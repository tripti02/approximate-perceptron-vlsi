==> flow/design.v <==
`timescale 1ns / 1ps
module Perceptron (
    input clk,
    input reset,
    input  [7:0] input1,
    input [7:0] input2,
    input  [7:0] weight1,
    input  [7:0] weight2,
    input [7:0] bias,
    output reg [15:0] output_neuron
);
    wire [15:0] product1, product2;
    reg  [15:0] sum;
    ApproxMultiplier mult1 (
        .A(input1),
        .B(weight1),
        .result(product1)
    );
    ApproxMultiplier mult2 (
        .A(input2),
        .B(weight2),
        .result(product2)
    );
    always @(posedge clk or posedge reset) begin
        if (reset) begin
            sum <= 16'd0;
            output_neuron <= 16'd0;
        end else begin
            sum <= product1 + product2 + bias;
            output_neuron <= log_sigmoid(sum);
        end
    end
    function [15:0] log_sigmoid;
        input [15:0] x;
        begin
            log_sigmoid = (x > 0) ? 16'd1 : 16'd0;
        end
    endfunction
endmodule
module ApproxMultiplier (
    input  [7:0] A,
    input  [7:0] B,
    output wire [15:0] result
);
    wire [3:0] AL_BL [0:3];
    wire [3:0] AH_BH [0:3];
	wire [3:0] AH_BL [0:3];
	wire [3:0] AL_BH [0:3];
    wire [7:0] result1;
    wire [7:0] result2;
    wire [7:0] result3;
    wire [7:0] result4;
    assign  AL_BL[0] =  A[3:0] & {4{B[0]}};
    assign  AL_BL[1] = A[3:0] & {4{B[1]}};
    assign  AL_BL[2] = A[3:0] & {4{B[2]}};
    assign  AL_BL[3] = A[3:0] & {4{B[3]}};
    assign  AH_BH[0] = A[7:4] & {4{B[4]}};
    assign  AH_BH[1] = A[7:4] & {4{B[5]}};
    assign  AH_BH[2] = A[7:4] & {4{B[6]}};
    assign  AH_BH[3] = A[7:4] & {4{B[7]}};
    assign  AL_BH[0] =  {A[3:0] & {4{B[4]}}};
    assign  AL_BH[1] = {A[3:0] & {4{B[5]}}};
    assign  AL_BH[2] = {A[3:0] & {4{B[6]}}};
    assign  AL_BH[3] = {A[3:0] & {4{B[7]}}};
    assign  AH_BL[0] =  {A[7:4] & {4{B[0]}}};
    assign  AH_BL[1] = {A[7:4] & {4{B[1]}}};
    assign  AH_BL[2] = {A[7:4] & {4{B[2]}}};
    assign  AH_BL[3] = {A[7:4] & {4{B[3]}}};
    assign result1[0] = AL_BL[0][0];
	assign result1[1] = AL_BL[1][0] | AL_BL[0][1];
	assign result1[2] = AL_BL[2][0] | AL_BL[1][1] | AL_BL[0][2] ;
	assign result1[3] = AL_BL[3][0] | AL_BL[2][1] | AL_BL[1][2] | AL_BL[0][3];
	assign result1[4] = AL_BL[3][1] | AL_BL[2][2] | AL_BL[1][3] ;
	assign result1[5] = AL_BL[2][3] ^ AL_BL[3][2] ^ (AL_BL[1][3] | AL_BL[3][1] & AL_BL[2][2]); 
    assign result1[6] =(AL_BL[3][3] & (~(AL_BL[2][2]))) | ((~(AL_BL[3][3]) & (AL_BL[2][2])) & (AL_BL[1][3] | AL_BL[3][1]));
    assign result1[7] = AL_BL[3][3] & AL_BL[2][2];    
    assign result2[7:0] = AH_BL[0][3:0] + {AH_BL[1][3:0] , 1'b0} + {AH_BL[2][3:0], 2'b0} + {AH_BL[3][3:0], 3'b0};
    assign result3[7:0] = AL_BH[0][3:0] + {AL_BH[1][3:0] , 1'b0} + {AL_BH[2][3:0], 2'b0} + {AL_BH[3][3:0], 3'b0};        
    assign result4[7:0] = AH_BH[0][3:0] + {AH_BH[1][3:0] , 1'b0} + {AH_BH[2][3:0], 2'b0} + {AH_BH[3][3:0], 3'b0};  
    assign result = { {result4[7:0] , 1'b0} + result3[7:3] + result2[7:3] , result1[6] | result2[2] | result3[2] , result1[5] | result2[1] | result3[1] , result1[4] | result2[0] | result3[0] , result1[3:0]};
endmodule
======== Reports on Perceptron ========
What the tools print for Perceptron, step after step.
Lines are those of the file above, counted from 1.
Operators: Yosys type, input widths -> output width; for muxes data width and select width s.
The mark -- stands for no value.
design
  top module .............................. Perceptron
  clock ................................... clk
  cell library ............................ sky130hd
  corner .................................. tt_025C_1v80

======== Elaborated design ========
Counts by Yosys on the flattened word-level netlist (proc, flatten, opt, wreduce; memories kept). Register bits leave out memories and registers merged into their read ports (data or address); mux counts leave out enables and synchronous resets folded into registers. Print and check cells are left out. Cells with the same type and inputs are merged into one.
word-level totals
  bits in registers ....................... 17
  input port bits ......................... 42
  output and inout bits ................... 16
cells by class
  add/subtract/negate cells ............... 24
  order comparisons ....................... 1
  muxes and demuxes ....................... 1
  bitwise logic cells ..................... 82
operator list
  cell                 number
  $and 4x4->4          32
  $add 8x6->8          6
  $add 8x7->8          6
  $add 4x5->6          6
  $add 9x5->9          4
  $or 1x1->1           34
  $gt 16x1->1 const B  1
  $add 16x16->16       1
  $add 16x8->16        1
  $and 1x1->1          8
  $xor 1x1->1          4
  $not 1->1            4
  $mux 1               1

======== Longest topological paths ========
Depth = most cells in a row (Yosys ltp): at word level without a register or memory, in the mapped netlist without a sequential cell, where the memories' decode and read muxes count.
depth
  depth after elaboration ................. 9
  ABC_AREA ................................ 0
  gate-level depth with buffers ........... 24
  gate-level depth less buffers ........... 23

======== After synthesis ========
Yosys stat after the flow's synthesis: flattened, memories mapped to cells. It holds for the ABC_AREA given above (unset counts as 0); a run with the other value may have another netlist.
cell types
  cell                       number  total area (µm²)
  sky130_fd_sc_hd__ha_1      81      1.01E+03
  sky130_fd_sc_hd__fa_1      49      980.941
  sky130_fd_sc_hd__dfrtp_1   17      425.408
  sky130_fd_sc_hd__and2_1    67      419.152
  sky130_fd_sc_hd__xnor2_1   26      227.718
  sky130_fd_sc_hd__a21o_1    29      217.709
  sky130_fd_sc_hd__a21oi_1   39      195.187
  sky130_fd_sc_hd__xor2_1    22      192.685
  sky130_fd_sc_hd__inv_1     46      172.666
  sky130_fd_sc_hd__nand2_1   41      153.898
  sky130_fd_sc_hd__buf_4     15      112.608
  sky130_fd_sc_hd__o21ai_0   10      50.048
  sky130_fd_sc_hd__a211oi_1  6       45.043
  sky130_fd_sc_hd__a22oi_1   5       37.536
  sky130_fd_sc_hd__clkbuf_1  10      37.536
  sky130_fd_sc_hd__nor4_1    6       37.536
  sky130_fd_sc_hd__o21a_1    5       37.536
  sky130_fd_sc_hd__or2_2     6       37.536
Other cell types: 26; their cells: 46.
mapped netlist
  standard cells after synthesis .......... 526
  cell area after synthesis ............... 4,719.5 µm²
  sequential area ......................... 425.4 µm²
  flip-flop cells ......................... 17
The figures by module come from a second, unflattened synthesis with its own total; it is not the netlist above.
second synthesis, totals
  cell total of the unflattened synthesis .. 563
  area (unflattened synthesis) ............ 4,890.9 µm²
Each row is one instance without its submodules.
by module
  module            instances  cells  area (µm²)
  ApproxMultiplier  2          205    1,671.6
  Perceptron        1          153    1,547.7

======== Timing after synthesis ========
Path of least setup slack by OpenSTA after synthesis, without wires, with an ideal clock, recovery checks aside; 20% of the period is set as input and as output delay. Where synthesis merged equal registers, the netlist keeps one of their names.
timing after synthesis
  path kind ............................... input -> register
  start point ............................. in input2[1]
  end point ............................... reg sum[15]
  clock period ............................ 13,600 ps
  external input delay .................... 2,720 ps
  library setup time ...................... 79 ps
  time at the first pin ................... 2,720 ps
  data arrival time ....................... 7,966 ps
  required time ........................... 13,521 ps
  path slack .............................. 5,555 ps
  path delay .............................. 5,325 ps
  driving pins on the path ................ 21
  path buffers ............................ 1
  period reached after synthesis .......... 8,045 ps
"path delay" = arrival - input delay + setup time.
"driving pins on the path" counts driving pins, that of a launching flip-flop among them; a cell with two outputs on the path counts twice.
"period reached after synthesis" = period - worst setup slack (recovery checks aside). The figure is calculated, with input and output delays left at 20% of the set period.
Between the ends stands the longest chain of elaborated cells between them, by number of cells; it is not shown to be the way that was timed. Of several equally long chains one is given.
A line is the first line of the expression or statement that the cell stems from. Yosys adds cells for indexed reads and writes and turns some case tables into memories.
between the ends, after synthesis
  path through ............................ sky130_fd_sc_hd__clkbuf_1 > sky130_fd_sc_hd__and2_1 > sky130_fd_sc_hd__ha_1 > sky130_fd_sc_hd__fa_1 > sky130_fd_sc_hd__xor2_1 > sky130_fd_sc_hd__fa_1 > sky130_fd_sc_hd__ha_1 > sky130_fd_sc_hd__fa_1 > sky130_fd_sc_hd__fa_1 > sky130_fd_sc_hd__ha_1 > sky130_fd_sc_hd__fa_1 > sky130_fd_sc_hd__a21o_1 > sky130_fd_sc_hd__a21oi_1 > sky130_fd_sc_hd__xnor2_1 > sky130_fd_sc_hd__ha_1 > sky130_fd_sc_hd__ha_1 > sky130_fd_sc_hd__a21oi_1 > sky130_fd_sc_hd__o22ai_1 > sky130_fd_sc_hd__o21a_1 > sky130_fd_sc_hd__a311oi_2 > sky130_fd_sc_hd__xor2_1
  cells in the longest elaborated chain ... 8
  elaborated cells on any way between the ends .. 35
  source lines of those cells ............. 17
  classes of those cells .................. add/sub: 7; logic: 28
ends and longest elaborated chain, after synthesis
  item                      line  text
  from (decl)               6     input [7:0] input2,
  $and 4x4->4               61    assign  AL_BH[0] =  {A[3:0] & {4{B[4]}}};
  $add 4x5->6               78    assign result3[7:0] = AL_BH[0][3:0] + {AL_BH[1][3:0] , 1'b0} + {AL_BH[2][3:0], 2'b0} + {AL_BH[3][3:0], 3'b0};
  $add 8x6->8               78
  $add 8x7->8               78
  $add 9x5->9 (2 in a row)  80    assign result = { {result4[7:0] , 1'b0} + result3[7:3] + result2[7:3] , result1[6] | result2[2] | result3[2] , ...
  $add 16x16->16            29
  $add 16x8->16             29
  to (assign)               26    sum <= 16'd0;
  to (assign)               29
  to (decl)                 13    reg  [15:0] sum;

======== Worst path after layout ========
From the final timing report of job 1: the path of least setup slack in the routed layout; clock arrival at registers is part of the times.
The report prints the path's times to 10 ps; the period is as set.
timing post-layout
  path kind ............................... input -> register
  start point ............................. in weight1[1]
  end point ............................... reg sum[15]
  clock period ............................ 11,500 ps
  external input delay .................... 2,300 ps
  library setup time ...................... 90 ps
  time at the first pin ................... 2,300 ps
  data arrival time ....................... 8,990 ps
  required time ........................... 11,660 ps
  path slack .............................. 2,670 ps
  driving pins on the path ................ 24
  path buffers ............................ 2
Between the ends stands the longest chain of elaborated cells between them, by number of cells; it is not shown to be the way that was timed. Of several equally long chains one is given.
between the ends, post-layout
  path through ............................ sky130_fd_sc_hd__clkdlybuf4s50_1 > sky130_fd_sc_hd__clkbuf_1 > sky130_fd_sc_hd__and2_1 > sky130_fd_sc_hd__ha_1 > sky130_fd_sc_hd__a21o_1 > sky130_fd_sc_hd__a21oi_1 > sky130_fd_sc_hd__xor2_1 > sky130_fd_sc_hd__fa_1 > sky130_fd_sc_hd__ha_1 > sky130_fd_sc_hd__a21o_1 > sky130_fd_sc_hd__a21oi_1 > sky130_fd_sc_hd__xnor2_1 > sky130_fd_sc_hd__fa_1 > sky130_fd_sc_hd__ha_1 > sky130_fd_sc_hd__a21o_1 > sky130_fd_sc_hd__a21oi_1 > sky130_fd_sc_hd__xnor2_1 > sky130_fd_sc_hd__ha_1 > sky130_fd_sc_hd__ha_1 > sky130_fd_sc_hd__a21oi_1 > sky130_fd_sc_hd__o22ai_1 > sky130_fd_sc_hd__o21a_1 > sky130_fd_sc_hd__a311oi_2 > sky130_fd_sc_hd__xor2_1
  cells in the longest elaborated chain ... 8
  elaborated cells on any way between the ends .. 25
  source lines of those cells ............. 11
  classes of those cells .................. add/sub: 6; logic: 19
ends and longest elaborated chain, post-layout
  item                     line  text
  from (decl)              7     input  [7:0] weight1,
  $and 4x4->4              66    assign  AH_BL[1] = {A[7:4] & {4{B[1]}}};
  $add 4x5->6              77    assign result2[7:0] = AH_BL[0][3:0] + {AH_BL[1][3:0] , 1'b0} + {AH_BL[2][3:0], 2'b0} + {AH_BL[3][3:0], 3'b0};
  $add 8x6->8              77
  $add 8x7->8              77
  $or 1x1->1 (2 in a row)  80    assign result = { {result4[7:0] , 1'b0} + result3[7:3] + result2[7:3] , result1[6] | result2[2] | result3[2] , ...
  $add 16x16->16           29
  $add 16x8->16            29
  to (assign)              26    sum <= 16'd0;
  to (assign)              29
  to (decl)                13    reg  [15:0] sum;

Appendix: measured runs

Design Perceptron on sky130hd. What follows are 2 stored runs of the flow, each under its own settings; their order means nothing. The constraints put input and output delay at 20% of the set period each and load the outputs with 0.01 pF.
"clock period reached": clock period set for the run, less the worst setup slack. It is reckoned from that one timing run; input and output delays stay at 20% of the period that was set.
"allowed time less slack (worst setup path)" means the part of the period allowed to the worst setup path (the constraints hold back 20% at inputs and 20% at outputs) less its slack; where the path has registers, the arrival times of their clocks count too.
"overall power" is the tool's figure for a default switching activity; nothing was simulated.
"allowed time less slack (worst setup path)" is given in steps of 10 ps.

======== job 1 ========
==> flow/run.sh <==
#!/bin/bash
# the make line also repeats the synthesis and layout settings of config.mk as NAME=value (left out here)
make -C /OpenROAD-flow-scripts/flow DESIGN_CONFIG=/design/flow/config.mk WORK_HOME=/design/flow/orfs CLKGATE_MAP_FILE= finish
==> flow/config.mk <==
export PLATFORM = sky130hd
export DESIGN_NAME = Perceptron
export DESIGN_NICKNAME = Perceptron
export VERILOG_FILES = /design/flow/design.v
export SDC_FILE = /design/flow/constraint.sdc
export NUM_CORES = 4
export LEC_CHECK = 0
export CAP_MARGIN = 5
export CELL_PAD_IN_SITES_DETAIL_PLACEMENT = 1
export CORE_ASPECT_RATIO = 0.53
export CORE_MARGIN = 2
export CORE_UTILIZATION = 54
export CTS_CLUSTER_DIAMETER = 197
export CTS_CLUSTER_SIZE = 46
export GPL_TIMING_DRIVEN = 0
export MAX_ROUTING_LAYER = met5
export MIN_ROUTING_LAYER = met2
export PLACE_DENSITY_LB_ADDON = 0.09
export SETUP_SLACK_MARGIN = 1.95
export SLEW_MARGIN = 20
==> flow/constraint.sdc <==
create_clock -name core_clock -period 11.5 [get_ports {clk}]
set_input_delay 2.3000 -clock core_clock [delete_from_list [all_inputs] [get_ports {clk}]]
set_output_delay 2.3000 -clock core_clock [all_outputs]
set_load 0.01 [all_outputs]

-------- measured, job 1 --------
  lowest setup slack ...................... 2,673 ps
  post-layout utilization ................. 64.1%
  overall power ........................... 1,405 µW
  smallest hold slack ..................... 462 ps
  overall die area ........................ 9,541.8 µm²
  total negative slack .................... 0 ps
  chip area after synthesis (Yosys) ....... 4,719.5 µm²
  standard-cell area after layout ......... 5,351.4 µm²
  allowed time less slack (worst setup path) .. 6,530 ps
  class of the worst setup path ........... input -> register
  clock period reached .................... 8,827 ps

======== job 2 ========
==> flow/run.sh <==
#!/bin/bash
# the make line also repeats the synthesis and layout settings of config.mk as NAME=value (left out here)
make -C /OpenROAD-flow-scripts/flow DESIGN_CONFIG=/design/flow/config.mk WORK_HOME=/design/flow/orfs CLKGATE_MAP_FILE= finish
==> flow/config.mk <==
export PLATFORM = sky130hd
export DESIGN_NAME = Perceptron
export DESIGN_NICKNAME = Perceptron
export VERILOG_FILES = /design/flow/design.v
export SDC_FILE = /design/flow/constraint.sdc
export NUM_CORES = 4
export LEC_CHECK = 0
export ABC_AREA = 1
export CAP_MARGIN = 20
export CELL_PAD_IN_SITES_DETAIL_PLACEMENT = 0
export CORE_MARGIN = 5
export CORE_UTILIZATION = 70
export CTS_CLUSTER_SIZE = 12
export SETUP_SLACK_MARGIN = 0.93
export SLEW_MARGIN = 20
export TNS_END_PERCENT = 30
==> flow/constraint.sdc <==
create_clock -name core_clock -period 4.47 [get_ports {clk}]
set_input_delay 0.8940 -clock core_clock [delete_from_list [all_inputs] [get_ports {clk}]]
set_output_delay 0.8940 -clock core_clock [all_outputs]
set_load 0.01 [all_outputs]

-------- job 2 --------
  no final report: clock tree synthesis broke off with DPL-0033
